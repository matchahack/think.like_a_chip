==> flow/design.v <==
module debounce 
#(
    parameter DEBOUNCE_CYCLES = 20_000   
)
(
    input  logic clk,             
    input  logic button_in,       
    output logic pressed_pulse    
);
    logic sync_0, sync_1;
    always_ff @(posedge clk) begin
        sync_0 <= button_in;
        sync_1 <= sync_0;
    end
    logic [$clog2(DEBOUNCE_CYCLES)-1:0] counter = 0;
    logic button_stable = 1'b1;  
    always_ff @(posedge clk) begin
        if (sync_1 == button_stable) begin
            counter <= 0;
        end else begin
            counter <= counter + 1;
            if (counter == DEBOUNCE_CYCLES-1) begin
                button_stable <= sync_1;
                counter <= 0;
            end
        end
    end
    logic button_prev;
    always_ff @(posedge clk) begin
        button_prev <= button_stable;
    end
    assign pressed_pulse = (button_prev == 1'b1) && (button_stable == 1'b0);
endmodule
module reset(
    input clk,
    input clean_button_0,
    output rst
);
    logic [1:0] reset_press_count;
    logic reset_pulse;
    always_ff @(posedge clk) begin
        if (clean_button_0) begin
            if (reset_press_count == 2) begin
                reset_press_count <= 0;
                reset_pulse <= 1;
            end else begin
                reset_press_count <= reset_press_count + 1;
                reset_pulse <= 0;
            end
        end else begin
            reset_pulse <= 0;
        end
    end
    assign rst = reset_pulse;
endmodule
module red_blink_led (
    input  wire         clk,
    input  wire         button_0,
    input  wire         button_1,
    input  wire [7:0]   password_input,
    output logic [2:0]  led
);
    localparam [17:0] SECRET_PASSWORD = 18'h4000;
    localparam integer BLINK_PERIOD = 24_000_000;   
    localparam [2:0] RED = 3'b110;
    localparam [2:0] OFF = 3'b111;
    typedef enum logic [2:0] { USER_INPUT, COMPARING, SUCCESS, FAIL } state_t;
    logic [25:0] blink_counter;
    logic [17:0] curr_index;
    integer check_index;
    logic [2:0] device_state;
    logic led_state;
    logic bit_pressed;
    logic clean_button_0, clean_button_1;
    debounce db0 (.clk(clk), .button_in(button_0), .pressed_pulse(clean_button_0));
    debounce db1 (.clk(clk), .button_in(button_1), .pressed_pulse(clean_button_1));
    logic rst;
    reset rst0(.clk(clk), .clean_button_0(clean_button_0), .rst(rst));
    always_ff @(posedge clk) begin
        if (rst) begin
            blink_counter     <= 0;
            bit_pressed       <= 0;
            check_index       <= 0;
            led_state         <= 0;
            curr_index        <= 0;
            led               <= OFF;
            device_state      <= USER_INPUT;
        end else begin
            case (device_state)
                USER_INPUT:begin
                    if (clean_button_1) begin
                        device_state <= COMPARING;
                        bit_pressed   <= 0;
                    end
                    led_state    <= OFF;
                end
                COMPARING: begin
                    led <= (led_state ? RED : OFF);
                    if (blink_counter >= BLINK_PERIOD) begin
                        blink_counter <= 0;
                        led_state     <= ~led_state;
                        if (bit_pressed && SECRET_PASSWORD[curr_index]) begin
                            device_state <= SUCCESS;
                        end
                        else begin
                            curr_index <= curr_index + 1;
                            bit_pressed   <= 0;
                        end
                    end else begin
                        blink_counter <= blink_counter + 1;
                        if(clean_button_1) bit_pressed <= 1;
                    end
                end
                SUCCESS: begin
                    blink_counter <= blink_counter + 1;
                    case (blink_counter)
                        0           : led <= 3'b110;  
                        24_000_000  : led <= 3'b011;  
                        48_000_000  : led <= 3'b101;  
                        default     : begin end
                    endcase
                end
                FAIL:begin
                    led_state <= RED;
                end
            endcase
        end
    end
endmodule
# --- Tool chain data of red_blink_led ---
# The steps from the RTL of red_blink_led to its reports follow in flow order.
# Line numbers count from 1 in the design file above.
# Operators carry their Yosys type and port widths (W data, S select, Z words).
# Cell names lack the library's common part.
design:
  design: "red_blink_led"
  clock_port: "clk"
  lib: "sky130hd"
  pvt_corner: "tt_025C_1v80"

# --- Word-level counts ---
# Yosys after proc, flatten, opt, wreduce and memory -nomap, before mapping. Memory bits, and registers merged into a memory's read port (data or address), are not among the register bits. Print and check cells are not counted. Equal cells are merged and count once.
op_classes:
  add_sub_neg: 5
  cmp: 1
  eq_ne: 16
  shift: 1
  n_mux: 17
  bitwise: 6
  n_reduce_logical: 17
ops:
  columns: ["op", "n"]
  rows:
  - ["$pmux W26 S2", 1]
  - ["$add A15 B1 Y15 const B", 2]
  - ["$eq A15 B15 Y1 const B", 2]
  - ["$add A26 B1 Y26 const B", 1]
  - ["$ge A26 B25 Y1 const B", 1]
  - ["$eq A26 B25 Y1 const B", 1]
  - ["$eq A26 B26 Y1 const B", 1]
  - ["$logic_not A26 Y1", 1]
  - ["$mux W26", 1]
  - ["$add A18 B1 Y18 const B", 1]
  - ["$shiftx A18 B18 Y1 const A", 1]
  - ["$pmux W3 S2", 2]
  - ["$pmux W3 S3", 1]
  - ["$mux W3", 3]
  - ["$reduce_and A2 Y1", 4]
  - ["$reduce_and A4 Y1", 2]
  - ["$mux W1", 7]
  - ["$not A1 Y1", 6]
  - ["$eq A3 B2 Y1 const B", 2]
  - ["$ne A2 B2 Y1 const B", 2]
  - ["$reduce_bool A2 Y1", 2]
  - ["$reduce_or A2 Y1", 2]
  - ["$ne A4 B4 Y1 const B", 1]
  - ["$logic_and A1 B1 Y1", 3]
  - ["$eq A3 B1 Y1 const B", 1]
  - ["$ne A3 B2 Y1 const B", 1]
  - ["$ne A3 B3 Y1 const B", 1]
  - ["$logic_not A3 Y1", 1]
# Not listed: further kinds 8, cells in them 9.
word_totals:
  regBits: 93
  in_bits: 11
  elab_cells: 81

# --- Logic depth ---
# Depth = most cells in a row (Yosys ltp): at word level without a register or memory, in the mapped netlist without a sequential cell, where the memories' decode and read muxes count.
depth:
  depth_word: 5
  abc_area: 0
  ltp_mapped: 8

# --- Netlist ---
# The flow's flattened synthesis, as Yosys stat reports it; memories are mapped. The netlist is that of the ABC_AREA named above (0 if unset); the other value can give another one.
mapped:
  mapped_cells: 431
  area_um2: 3781.1
  ff_cells: 80
  buffers: 15
by_type:
  columns: ["cell", "n", "type_area_um2"]
  rows:
  - ["dfxtp_1", 76, 1.52E+03]
  - ["nor2_1", 66, 247.738]
  - ["xor2_1", 18, 157.651]
  - ["nand3_1", 30, 150.144]
  - ["nand2_1", 33, 123.869]
  - ["xnor2_1", 14, 122.618]
  - ["edfxtp_1", 4, 120.115]
  - ["a31oi_1", 15, 93.84]
  - ["nand4_1", 15, 93.84]
  - ["ha_1", 7, 87.584]
  - ["a21oi_1", 15, 75.072]
  - ["and3_1", 10, 62.56]
  - ["mux2_2", 5, 56.304]
  - ["nor4_1", 9, 56.304]
  - ["nor2b_1", 8, 50.048]
  - ["nor3_1", 10, 50.048]
  - ["buf_6", 4, 45.043]
  - ["o21ai_0", 8, 40.038]
# Not listed: further types 44, cells in them 84.
# The figures by module come from a second, unflattened synthesis with its own total; it is not the netlist above.
hier_totals:
  cells_unflattened: 428
  hier_area_um2: 3891.2
# Each row is one instance without its submodules.
by_module:
  columns: ["module", "instances", "n_cells", "mod_area_um2", "mod_seq_area_um2"]
  rows:
  - ["red_blink_led", 1, 259, 2107.0, 780.7]
  - ["debounce", 2, 80, 830.8, 390.4]
  - ["reset", 1, 9, 122.6, 80.1]

# --- Timing after synthesis ---
# Source: OpenSTA report_checks on the synthesized netlist (no wires, ideal clock, input and output delay 20% of the period each), path of least setup slack; recovery checks are left aside. Register names are those of the netlist, which keeps one name where synthesis merged equal registers.
synth_path:
  path_type: "register -> register"
  from: "register blink_counter[0]"
  to: "register blink_counter[14]"
  tclk_ns: 2.15
  setup_ns: 0.129
  launch_ns: 0.000
  arrival_ns: 1.698
  t_required_ns: 2.021
  setup_slack_ns: 0.323
  path_delay_ns: 1.827
  driving_pins: 7
  path_buffers: 0
  synth_period_reached_ns: 1.827
# "path_delay_ns" is the arrival time less input delay plus setup time.
# "driving_pins": output pins that drive a net of the path, with the launching flip-flop's if there is one; two outputs of one cell count as two.
# "synth_period_reached_ns" = period - worst setup slack (recovery checks aside). The figure is calculated, with input and output delays left at 20% of the set period.
# Between the ends stands the longest chain of elaborated cells between them, by number of cells; it is not shown to be the way that was timed. Of several equally long chains one is given.
# Each line given opens the expression or statement behind the cell; cells for indexed reads and writes are added by Yosys, which also makes memories of some case tables.
# At most two assigning lines are given for a register; there are more.
synth_between:
  path_cell_list: "dfxtp_1 ha_1 nand3_1 or4b_2 nor3_1 xnor2_1 nor2_1"
  elab_chain_cells: 3
  cells_between: 4
synth_lines:
  columns: ["element", "line", "text"]
  rows:
  - ["from (decl)", 68, "logic [25:0] blink_counter;"]
  - ["from (assign)", 110, "blink_counter <= blink_counter + 1;"]
  - ["from (assign)", 115, "blink_counter <= blink_counter + 1;"]
  - ["$add A26 B1 Y26", 110, null]
  - ["$mux W26", 99, "if (blink_counter >= BLINK_PERIOD) begin"]
  - ["$pmux W26 S2", 89, "case (device_state)"]
  - ["to (assign)", 110, null]
  - ["to (assign)", 115, null]
  - ["to (decl)", 68, null]

# --- Timing after layout ---
# Path of least setup slack in the final report of stored run 2 (OpenROAD, finished layout, wires in). Where an end is a register, its clock arrival counts in the times.
layout_path:
  path_type: "register -> register"
  from: "register blink_counter[20]"
  to: "register blink_counter[22]"
  tclk_ns: 1.29
  setup_ns: 0.11
  launch_ns: 0.35
  arrival_ns: 2.09
  t_required_ns: 1.53
  setup_slack_ns: -0.57
  driving_pins: 7
  path_buffers: 1
# Between the ends stands the longest chain of elaborated cells between them, by number of cells; it is not shown to be the way that was timed. Of several equally long chains one is given.
# At most two assigning lines are given for a register; there are more.
layout_between:
  path_cell_list: "dfxtp_2 or3_4 nor4_4 a211oi_4 buf_4 and3_4 a221o_1"
  elab_chain_cells: 3
  cells_between: 4
layout_lines:
  columns: ["element", "line", "text"]
  rows:
  - ["from (decl)", 68, "logic [25:0] blink_counter;"]
  - ["from (assign)", 110, "blink_counter <= blink_counter + 1;"]
  - ["from (assign)", 115, "blink_counter <= blink_counter + 1;"]
  - ["$add A26 B1 Y26", 110, null]
  - ["$mux W26", 99, "if (blink_counter >= BLINK_PERIOD) begin"]
  - ["$pmux W26 S2", 89, "case (device_state)"]
  - ["to (assign)", 110, null]
  - ["to (assign)", 115, null]
  - ["to (decl)", 68, null]

# Settings and measured results of 2 stored flow runs for module red_blink_led (sky130hd), not sorted in any way. The constraints put input and output delay at 20% of the set period each and load the outputs with 0.01 pF.
# "timing.achieved_period_ns" is the run's clock period less its worst setup slack. It is reckoned from that one timing run; input and output delays stay at 20% of the period that was set.
# "worst_path_allowed_less_slack_ns": the worst setup path's part of the clock period (all of it between registers, 20% less for each end at a port) less its slack. A launch clock that arrives late makes it longer, a capture clock that arrives late makes it shorter.
# "final_power_mw": no workload was simulated; the value follows from the tool's default switching activity.
runs:
  - name: "stored run 1"
    settings:
      period_ns: 2.56
      CORE_UTILIZATION: 64
      PLACE_DENSITY: 0.51
      CORE_ASPECT_RATIO: 0.54
      CORE_MARGIN: 10
      CELL_PAD_IN_SITES_DETAIL_PLACEMENT: 1
      TNS_END_PERCENT: 80
      GPL_TIMING_DRIVEN: 1
      MIN_ROUTING_LAYER: "met2"
      CAP_MARGIN: 20
      SLEW_MARGIN: 20
    outcome: "not finished: routing ended with error DPL-0033"
  - name: "stored run 2"
    settings:
      period_ns: 1.29
      CAP_MARGIN: 20
      CORE_MARGIN: 2
      CORE_UTILIZATION: 40
      SLEW_MARGIN: 20
    results:
      hold_ws_ns: 0.334
      setupTns_ns: -17.578
      die_area_um2: 10246.5
      worst_path_allowed_less_slack_ns: 1.86
      critical_path_type: "register -> register"
      final_power_mw: 4.343
      yosys.chip_area_um2: 3781.1
      finalCellArea_um2: 6007.0
      worstSetupSlack_ns: -0.567
      utilization_pct: 65.3
      timing.achieved_period_ns: 1.857
